==> flow/design.v <==
module spll 
#(
		parameter	                  PHASE_BITS = 32,
		parameter	[0:0]	          OPT_TRACK_FREQUENCY = 1'b0,
		parameter	[PHASE_BITS-1:0]  INITIAL_PHASE_STEP  = 0,
		parameter	[0:0]	          OPT_GLITCHLESS      = 1'b1,
		localparam	                  MSB=PHASE_BITS-1
	)
(
		input	wire			       i_clk,
		input	wire			       i_ld,
		input	wire [(MSB-1):0]       i_step,
		input	wire			       i_ce,
		input	wire			       i_input,
		input	wire [4:0]		       i_lgcoeff,
		output	wire [PHASE_BITS-1:0]  o_phase,
		output	reg	 [1:0]		       o_err,
		output	wire	 		       o_freq
	);
	reg		agreed_output=0, lead=0;	 
	wire		phase_err;
	reg	[MSB:0]	ctr=0, phase_correction=0, freq_correction=0, r_step=0;
	always @(posedge i_clk)
	if (i_ce)
	begin
		if ((i_input)&&(ctr[MSB]))
			agreed_output <= 1'b1;
		else if ((!i_input)&&(!ctr[MSB]))
			agreed_output <= 1'b0;
	end
	always @(*)
	if (agreed_output)
		lead = (!ctr[MSB])&&(i_input);
	else
		lead = (ctr[MSB])&&(!i_input);
	assign	phase_err = (ctr[MSB] != i_input);
	initial	phase_correction = 0;
	always @(posedge i_clk)
		phase_correction <= {1'b1,{(MSB){1'b0}}} >> i_lgcoeff;
	initial	ctr = 0;
	always @(posedge i_clk)
	if (i_ce)
	begin
		if (!phase_err)
			ctr <= ctr + r_step;
		else if (lead)
		begin
			if (!OPT_GLITCHLESS || r_step > phase_correction)
				ctr <= ctr + r_step - phase_correction;
		end
		else  
			ctr <= ctr + r_step + phase_correction;
	end
	assign	o_phase = ctr;
	assign  o_freq  = ctr[31];
	initial	freq_correction = 0;
	always @(posedge i_clk)
		freq_correction <= { 3'b001, {(MSB-2){1'b0}} } >> (2*i_lgcoeff);
	initial	r_step = INITIAL_PHASE_STEP;
	always @(posedge i_clk)
	if (i_ld)
		r_step <= { 1'b0, i_step };
	else if ((i_ce)&&(OPT_TRACK_FREQUENCY)&&(phase_err))
	begin
		if (lead)
			r_step <= r_step - freq_correction;
		else
			r_step <= r_step + freq_correction;
	end
	initial	o_err = 2'h0;
	always @(posedge i_clk)
	if (i_ce)
		o_err <= (!phase_err) ? 2'b00 : ((lead) ? 2'b11 : 2'b01);
endmodule
### Step by step through the tools: spll

What the tools print for spll, step after step.
Lines are those of the file above, counted from 1.
Library cell names are shortened.
The mark - stands for no value.

* top module: spll
* clock: i_clk
* standard-cell library: sky130hd
* timing corner: tt_025C_1v80

### Word-level counts

Counts by Yosys on the flattened word-level netlist (proc, flatten, opt, wreduce; memories kept). Register bits leave out memories and registers merged into their read ports (data or address). Print and check cells are left out. Cells with the same type and inputs are merged into one.

* register bits after elaboration: 98
* input port bits: 40
* output and inout bits: 35
* elaborated cells: 28

* $add $sub $neg: 3
* $lt $le $gt $ge: 1
* equal/unequal tests: 2
* shift-type cells: 1
* mux-type cells: 7
* reduce/logical cells: 9

Operators by type and width (count)
* 32-bit 2-to-1 mux: 3
* 31-bit by 32-bit greater-than comparator with 1-bit output: 1
* 32-bit by 31-bit adder with 32-bit output: 1
* 32-bit adder: 1
* 32-bit subtractor: 1
* 32-bit by 5-bit right shift with 32-bit output (first input constant): 1
* 31-bit 2-to-1 mux: 1
* 1-bit logical AND: 4
* 2-bit AND reduction: 2
* 3-bit inequality test (second input constant): 1
* 1-bit logical NOT: 2
* 2-bit nonzero test: 1
* 2-bit 2-to-1 mux: 1
* 1-bit 2-to-1 mux: 2
* 1-bit inequality test: 1

### Depth

Yosys ltp: most cells in a row. Word level: on the elaborated netlist, between registers, memories and ports. Mapped: between sequential cells and ports; inverters and the memories' decode and read muxes count.

* depth in word-level cells: 5
* ABC_AREA: 0
* mapped depth: 20
* gate-level depth less buffers: 20

### Netlist

Source: synth_stat.txt of the flow (Yosys; design flattened, memories mapped). It holds for the ABC_AREA given above (unset counts as 0); a run with the other value may have another netlist.

Cells by type (count)
* edfxtp_1: 66
* ha_1: 97
* dfxtp_1: 32
* xnor2_1: 61
* a21o_1: 51
* a21oi_1: 71
* nor2_1: 83
* o21ai_0: 46
* nand2_1: 61
* xor2_1: 24
* inv_1: 50
* clkbuf_1: 20
* nand4_1: 12
* o21a_1: 10
* o21ai_1: 15
* o31ai_1: 10
* nand3_1: 14
* a31oi_1: 11

Not listed: further types 44, cells in them 124.

* standard cells after synthesis: 858
* synthesis area: 7767.4 um2
* flip-flops: 98
* buffers: 21

### Path before layout

OpenSTA on the mapped netlist: ideal clock, no wires. The path of least setup slack (recovery checks aside). Input and output delay are each 20% of the period. Register names are those of the netlist, which keeps one name where synthesis merged equal registers.

* path type: reg2reg
* start point: register phase_correction[4]
* end point: register ctr[31]
* period: 5.38 ns
* time at the first pin: 0.000 ns
* arrival: 4.355 ns
* path slack: 0.765 ns
* path delay: 4.615 ns
* stages: 18
* path buffers: 0
* period reached after synthesis: 4.615 ns

"path delay" is the arrival time less input delay plus setup time.
"stages" counts driving pins, that of a launching flip-flop among them; a cell with two outputs on the path counts twice.
"period reached after synthesis" = period - worst setup slack (recovery checks aside). The figure is calculated, with input and output delays left at 20% of the set period.
Between the ends stands the longest chain of elaborated cells between them, by number of cells; it is not shown to be the way that was timed. Of several equally long chains one is given.
A line is the first line of the expression or statement that the cell stems from. Yosys adds cells for indexed reads and writes and turns some case tables into memories.
At most two assigning lines are given for a register; there are more.
Ways into the end's enable are left out, as the timed path ends at the data pin.

* path through: dfxtp_1 -> or4_4 -> or4_4 -> or4_4 -> nand2b_1 -> or2_1 -> o31ai_1 -> xnor2_1 -> ha_1 -> a21o_1 -> a21o_1 -> a21oi_1 -> o211ai_1 -> o21a_1 -> o211a_1 -> or3_1 -> a21oi_1 -> xnor2_1
* length of the longest elaborated chain: 4

RTL lines, path post-synthesis
* start, declared: RTL line 22 `reg [MSB:0] ctr=0, phase_correction=0, freq_correction=0, r_step=0;`
* start, assigned: RTL line 39 `phase_correction <= {1'b1,{(MSB){1'b0}}} >> i_lgcoeff;`
* 32-bit subtractor: RTL line 49 `ctr <= ctr + r_step - phase_correction;`
* 32-bit 2-to-1 mux: RTL line 48 `if (!OPT_GLITCHLESS || r_step > phase_correction)`
* 32-bit 2-to-1 mux: RTL line 46 `else if (lead)`
* 32-bit 2-to-1 mux: RTL line 44 `if (!phase_err)`
* end, assigned: RTL line 45 `ctr <= ctr + r_step;`
* end, assigned: RTL line 49
* end, declared: RTL line 22

### Timing after layout

From the final timing report of job 1: the path of least setup slack in the routed layout; clock arrival at registers is part of the times.

* path type: in2reg
* start point: input port i_input
* end point: register ctr[24]
* period: 4.64 ns
* external input delay: 0.93 ns
* time at the first pin: 0.93 ns
* arrival: 4.91 ns
* path slack: -0.17 ns
* stages: 17
* path buffers: 2

Between the ends stands the longest chain of elaborated cells between them, by number of cells; it is not shown to be the way that was timed. Of several equally long chains one is given.
At most two assigning lines are given for a register; there are more.
Ways into the end's enable are left out, as the timed path ends at the data pin.

* path through: clkdlybuf4s50_1 -> inv_1 -> ha_1 -> mux2i_2 -> buf_4 -> o21ai_0 -> xnor2_1 -> ha_1 -> inv_1 -> nor2_1 -> o21ai_1 -> a31oi_1 -> a211oi_4 -> o31ai_1 -> a31oi_1 -> xnor2_1 -> mux2_2
* length of the longest elaborated chain: 5

RTL lines, path post-layout
* start, declared: RTL line 14 `input wire i_input,`
* 1-bit logical NOT: RTL line 35 `lead = (ctr[MSB])&&(!i_input);`
* 1-bit logical AND: RTL line 35
* 1-bit 2-to-1 mux: RTL line 32 `if (agreed_output)`
* 32-bit 2-to-1 mux: RTL line 46 `else if (lead)`
* 32-bit 2-to-1 mux: RTL line 44 `if (!phase_err)`
* end, assigned: RTL line 45 `ctr <= ctr + r_step;`
* end, assigned: RTL line 49 `ctr <= ctr + r_step - phase_correction;`
* end, declared: RTL line 22 `reg [MSB:0] ctr=0, phase_correction=0, freq_correction=0, r_step=0;`

Hand-over note for spll

Stored flow runs of spll (2 of them; Yosys, OpenROAD, sky130hd). They differ in their settings and are not a sequence. Constraints: input delay and output delay 20% of the set period each, output load 0.01 pF.
"period reached" is the run's clock period less its worst setup slack. It is reckoned from that one timing run; input and output delays stay at 20% of the period that was set.
"worst path time" means the part of the period allowed to the worst setup path (the constraints hold back 20% at inputs and 20% at outputs) less its slack; where the path has registers, the arrival times of their clocks count too.

### Job 1

==> flow/run.sh <==
#!/bin/bash
# the make line also repeats the synthesis and layout settings of config.mk as NAME=value (left out here)
make -C /OpenROAD-flow-scripts/flow DESIGN_CONFIG=/design/flow/config.mk WORK_HOME=/design/flow/orfs CLKGATE_MAP_FILE= finish
==> flow/config.mk <==
export PLATFORM = sky130hd
export DESIGN_NAME = spll
export DESIGN_NICKNAME = spll
export VERILOG_FILES = /design/flow/design.v
export SDC_FILE = /design/flow/constraint.sdc
export NUM_CORES = 4
export LEC_CHECK = 0
export CAP_MARGIN = 20
export CORE_ASPECT_RATIO = 1.7
export CORE_MARGIN = 2
export CORE_UTILIZATION = 45
export GPL_TIMING_DRIVEN = 1
export PLACE_DENSITY_LB_ADDON = 0.15
export SETUP_SLACK_MARGIN = -0.34
export SLEW_MARGIN = 20
export TNS_END_PERCENT = 5
==> flow/constraint.sdc <==
create_clock -name core_clock -period 4.64 [get_ports {i_clk}]
set_input_delay 0.9280 -clock core_clock [delete_from_list [all_inputs] [get_ports {i_clk}]]
set_output_delay 0.9280 -clock core_clock [all_outputs]
set_load 0.01 [all_outputs]

Results of job 1:
- Worst path time: 3.88 ns
- Type of the worst setup path: in2reg
- Period reached: 4.809 ns
- Final setup TNS: -0.516 ns
- Post-route utilization: 0.605
- Worst hold slack in the final report: 0.750 ns
- Area of the die: 18365.3 um2
- Area of the synthesized netlist: 7767.4 um2
- Smallest setup slack: -0.169 ns
- Standard-cell area after layout: 10229.8 um2

### Job 2

==> flow/run.sh <==
#!/bin/bash
# the make line also repeats the synthesis and layout settings of config.mk as NAME=value (left out here)
make -C /OpenROAD-flow-scripts/flow DESIGN_CONFIG=/design/flow/config.mk WORK_HOME=/design/flow/orfs CLKGATE_MAP_FILE= finish
==> flow/config.mk <==
export PLATFORM = sky130hd
export DESIGN_NAME = spll
export DESIGN_NICKNAME = spll
export VERILOG_FILES = /design/flow/design.v
export SDC_FILE = /design/flow/constraint.sdc
export NUM_CORES = 4
export LEC_CHECK = 0
export CAP_MARGIN = 20
export CORE_MARGIN = 2
export CORE_UTILIZATION = 17
export SLEW_MARGIN = 20
==> flow/constraint.sdc <==
create_clock -name core_clock -period 5.43 [get_ports {i_clk}]
set_input_delay 1.0860 -clock core_clock [delete_from_list [all_inputs] [get_ports {i_clk}]]
set_output_delay 1.0860 -clock core_clock [all_outputs]
set_load 0.01 [all_outputs]

Results of job 2:
- Worst path time: 5.16 ns
- Type of the worst setup path: reg2reg
- Period reached: 5.156 ns
- Final setup TNS: 0.000 ns
- Post-route utilization: 0.212
- Worst hold slack in the final report: 0.770 ns
- Area of the die: 47417.2 um2
- Area of the synthesized netlist: 7767.4 um2
- Smallest setup slack: 0.274 ns
- Standard-cell area after layout: 9601.7 um2

End of note.
